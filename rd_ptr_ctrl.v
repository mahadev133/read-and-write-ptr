==> flow/design.v <==
`timescale 1ns / 1ps
module rd_ptr_ctrl #(
    parameter ADDR_WIDTH = 4
)(
    input  wire                  clk,
    input  wire                  rst,
    input  wire                  rd_en,
    input  wire [ADDR_WIDTH:0]  wr_gray_sync,  
    output reg  [ADDR_WIDTH:0]  rd_bin,
    output reg  [ADDR_WIDTH:0]  rd_gray,
    output wire                 empty
);
    wire [ADDR_WIDTH:0] rd_bin_next;
    wire [ADDR_WIDTH:0] rd_gray_next;
    assign rd_bin_next  = rd_bin + (rd_en & ~empty);
    assign rd_gray_next = rd_bin_next ^ (rd_bin_next >> 1);
    assign empty = (rd_gray == wr_gray_sync);
    always @(posedge clk or posedge rst) begin
        if (rst) begin
            rd_bin  <= 0;
            rd_gray <= 0;
        end else begin
            rd_bin  <= rd_bin_next;
            rd_gray <= rd_gray_next;
        end
    end
endmodule
==> From RTL to reports: rd_ptr_ctrl <==
What the tools print for rd_ptr_ctrl, step after step.
Lines are those of the file above, counted from 1.
Operators carry their Yosys type and port widths (W data, S select, Z words).
Library cell names are shortened.
{ "setup": {"top": "rd_ptr_ctrl", "clock_port": "clk", "library": "sky130hd", "pvt_corner": "tt_025C_1v80"} }

==> Elaborated design <==
Source: Yosys, flattened and elaborated, memories not mapped. Widths are those after wreduce; folded enables and synchronous resets count as part of the registers. Registers that Yosys merges into a memory's read port (data or address) are not register bits. Print and check cells do not count. Equal cells are merged and count once.
{ "bits": {"word_cells": 7, "reg_bits": 10} }
{ "op_classes": {"equal": 1, "n_addsub": 1, "n_logic": 3} }
{ "ops": {"columns": ["operator", "count"], "rows": [
  ["$and A1 B5 Y5", 1],
  ["$not A1 Y5", 1],
  ["$xor A5 B4 Y5", 1],
  ["$add A5 B5 Y5", 1],
  ["$eq A5 B5 Y1", 1]
]} }

==> Longest topological paths <==
Yosys ltp: most cells in a row. Word level: on the elaborated netlist, between registers, memories and ports. Mapped: between sequential cells and ports; inverters and the memories' decode and read muxes count.
{ "logic_depth": {"word_depth": 5, "ABC_AREA": 0, "mapped_depth": 8, "depth_no_buf": 8} }

==> Netlist <==
Source: synth_stat.txt of the flow (Yosys; design flattened, memories mapped). It holds for the ABC_AREA given above (unset counts as 0); a run with the other value may have another netlist.
The area totals of this step are shown rounded.
{ "types": {"columns": ["cell_type", "count", "type_area_um2"], "rows": [
  ["dfrtp_1", 9, 225.216],
  ["xor2_1", 6, 52.55],
  ["xnor2_1", 4, 35.034],
  ["ha_1", 2, 25.024],
  ["xnor2_2", 1, 16.266],
  ["xor2_2", 1, 16.266],
  ["o41a_1", 1, 11.261],
  ["nand3_1", 2, 10.01],
  ["buf_4", 1, 7.507],
  ["inv_1", 2, 7.507],
  ["nor4_1", 1, 6.256],
  ["nand2_1", 1, 3.754]
]} }
{ "synth_totals": {"n_buf": 1, "mapped_area_mm2": 0.0004166, "seqArea_mm2": 0.0002252, "ff_cells": 9, "cell_count": 31} }

==> Timing after synthesis <==
Source: OpenSTA report_checks on the synthesized netlist (no wires, ideal clock, input and output delay 20% of the period each), path of least setup slack; recovery checks are left aside. Register names are those of the netlist, which keeps one name where synthesis merged equal registers.
{ "synth_timing": {"path_kind": "input port to flip-flop", "startpoint": "input port wr_gray_sync[1]", "endpoint": "register rd_gray[1]", "setup_slack_ns": 0.282, "path_buffers": 0, "t_required_ns": 2.069, "period_ns": 2.2, "path_delay_ns": 1.479, "arrival_ns": 1.788, "driving_pins": 7, "period_less_setup_slack_ns": 1.918} }
"path_delay_ns" = arrival - input delay + setup time.
"driving_pins": output pins that drive a net of the path, with the launching flip-flop's if there is one; two outputs of one cell count as two.
"period_less_setup_slack_ns" is the clock period less the worst setup slack; recovery checks do not enter. This is arithmetic on one report: input and output delays are still those of the set period (20% each).
The rows between start and end are the longest chain of elaborated cells between them; the timing report does not say that the signal goes this way. Where chains are equally long, one stands for them.
Each line given opens the expression or statement behind the cell; cells for indexed reads and writes are added by Yosys, which also makes memories of some case tables.
{ "synth_between": {"cell_sequence": "xnor2_1 -> nand2_1 -> o41a_1 -> ha_1 -> ha_1 -> xor2_2 -> xor2_1", "elab_chain_len": 5, "cells_between": 5, "lines_between": 3, "classes_between": "add/sub: 1; eq/ne: 1; logic: 3"} }
{ "synth_rtl": {"columns": ["item", "line", "source"], "rows": [
  ["start, declared", 8, "input  wire [ADDR_WIDTH:0]  wr_gray_sync,"],
  ["$eq A5 B5 Y1", 17, "assign empty = (rd_gray == wr_gray_sync);"],
  ["$not A1 Y5", 15, "assign rd_bin_next  = rd_bin + (rd_en & ~empty);"],
  ["$and A1 B5 Y5", 15, null],
  ["$add A5 B5 Y5", 15, null],
  ["$xor A5 B4 Y5", 16, "assign rd_gray_next = rd_bin_next ^ (rd_bin_next >> 1);"],
  ["end, assigned", 21, "rd_gray <= 0;"],
  ["end, assigned", 24, "rd_gray <= rd_gray_next;"],
  ["end, declared", 10, "output reg  [ADDR_WIDTH:0]  rd_gray,"]
]} }

==> Worst path after layout <==
From the final timing report of run 1: the path of least setup slack in the routed layout; clock arrival at registers is part of the times.
{ "layout_timing": {"path_kind": "input port to flip-flop", "startpoint": "input port wr_gray_sync[4]", "endpoint": "register rd_gray[1]", "arrival_ns": 2.08, "t_required_ns": 2.57, "setup_slack_ns": 0.50, "period_ns": 2.44, "path_buffers": 1, "driving_pins": 7} }
The rows between start and end are the longest chain of elaborated cells between them; the timing report does not say that the signal goes this way. Where chains are equally long, one stands for them.
{ "layout_between": {"cell_sequence": "dlygate4sd2_1 -> xor2_1 -> o41a_1 -> ha_2 -> ha_4 -> xor2_4 -> xor2_1", "elab_chain_len": 5, "cells_between": 5, "lines_between": 3, "classes_between": "add/sub: 1; eq/ne: 1; logic: 3"} }
{ "layout_rtl": {"columns": ["item", "line", "source"], "rows": [
  ["start, declared", 8, "input  wire [ADDR_WIDTH:0]  wr_gray_sync,"],
  ["$eq A5 B5 Y1", 17, "assign empty = (rd_gray == wr_gray_sync);"],
  ["$not A1 Y5", 15, "assign rd_bin_next  = rd_bin + (rd_en & ~empty);"],
  ["$and A1 B5 Y5", 15, null],
  ["$add A5 B5 Y5", 15, null],
  ["$xor A5 B4 Y5", 16, "assign rd_gray_next = rd_bin_next ^ (rd_bin_next >> 1);"],
  ["end, assigned", 21, "rd_gray <= 0;"],
  ["end, assigned", 24, "rd_gray <= rd_gray_next;"],
  ["end, declared", 10, "output reg  [ADDR_WIDTH:0]  rd_gray,"]
]} }

Measured results for rd_ptr_ctrl: 2 stored runs of the Yosys and OpenROAD flow on sky130hd. The settings differ; the order carries no meaning. The constraints put input and output delay at 20% of the set period each and load the outputs with 0.01 pF.
"achieved period": clock period set for the run, less the worst setup slack. It is reckoned from that one timing run; input and output delays stay at 20% of the period that was set.
"worst path time" = time allowed to the worst setup path (clock period - input delay - output delay, where it has them) - its slack; a late launch clock adds to it, a late capture clock takes from it.
"power consumption" rests on the timing tool's default activity at the inputs, not on a simulated workload.
The measured numbers are rounded.

==> run 1: settings <==
{ "period_ns": 2.44, "CORE_UTILIZATION": 15, "SETUP_SLACK_MARGIN": 0.41, "PLACE_DENSITY_LB_ADDON": 0.02, "CELL_PAD_IN_SITES_DETAIL_PLACEMENT": 0, "GPL_TIMING_DRIVEN": 0, "GPL_ROUTABILITY_DRIVEN": 0, "CTS_CLUSTER_DIAMETER": 312, "CAP_MARGIN": 20, "CORE_MARGIN": 2, "SLEW_MARGIN": 20 }
==> run 1: results <==
chip area after synthesis (Yosys): 0.0004166 mm^2
die footprint: 0.003215 mm^2
standard-cell area after layout: 0.0006932 mm^2
post-layout utilization: 25.8%
lowest setup slack: 0.497 ns
sum of negative setup slack: 0.000 ns
power consumption: 0.9574 mW
achieved period: 1.943 ns
worst path time: 1.46 ns
class of the worst setup path: input port to flip-flop

==> run 2: settings <==
{ "period_ns": 1.69, "CORE_UTILIZATION": 60, "SETUP_SLACK_MARGIN": 0.49, "PLACE_DENSITY_LB_ADDON": 0.28, "HOLD_SLACK_MARGIN": 0.06, "CORE_ASPECT_RATIO": 1.28, "CORE_MARGIN": 3, "GPL_TIMING_DRIVEN": 1, "CAP_MARGIN": 0, "MIN_ROUTING_LAYER": "met2", "SLEW_MARGIN": 20 }
==> run 2: results <==
no final report: floorplanning broke off with PDN-0185
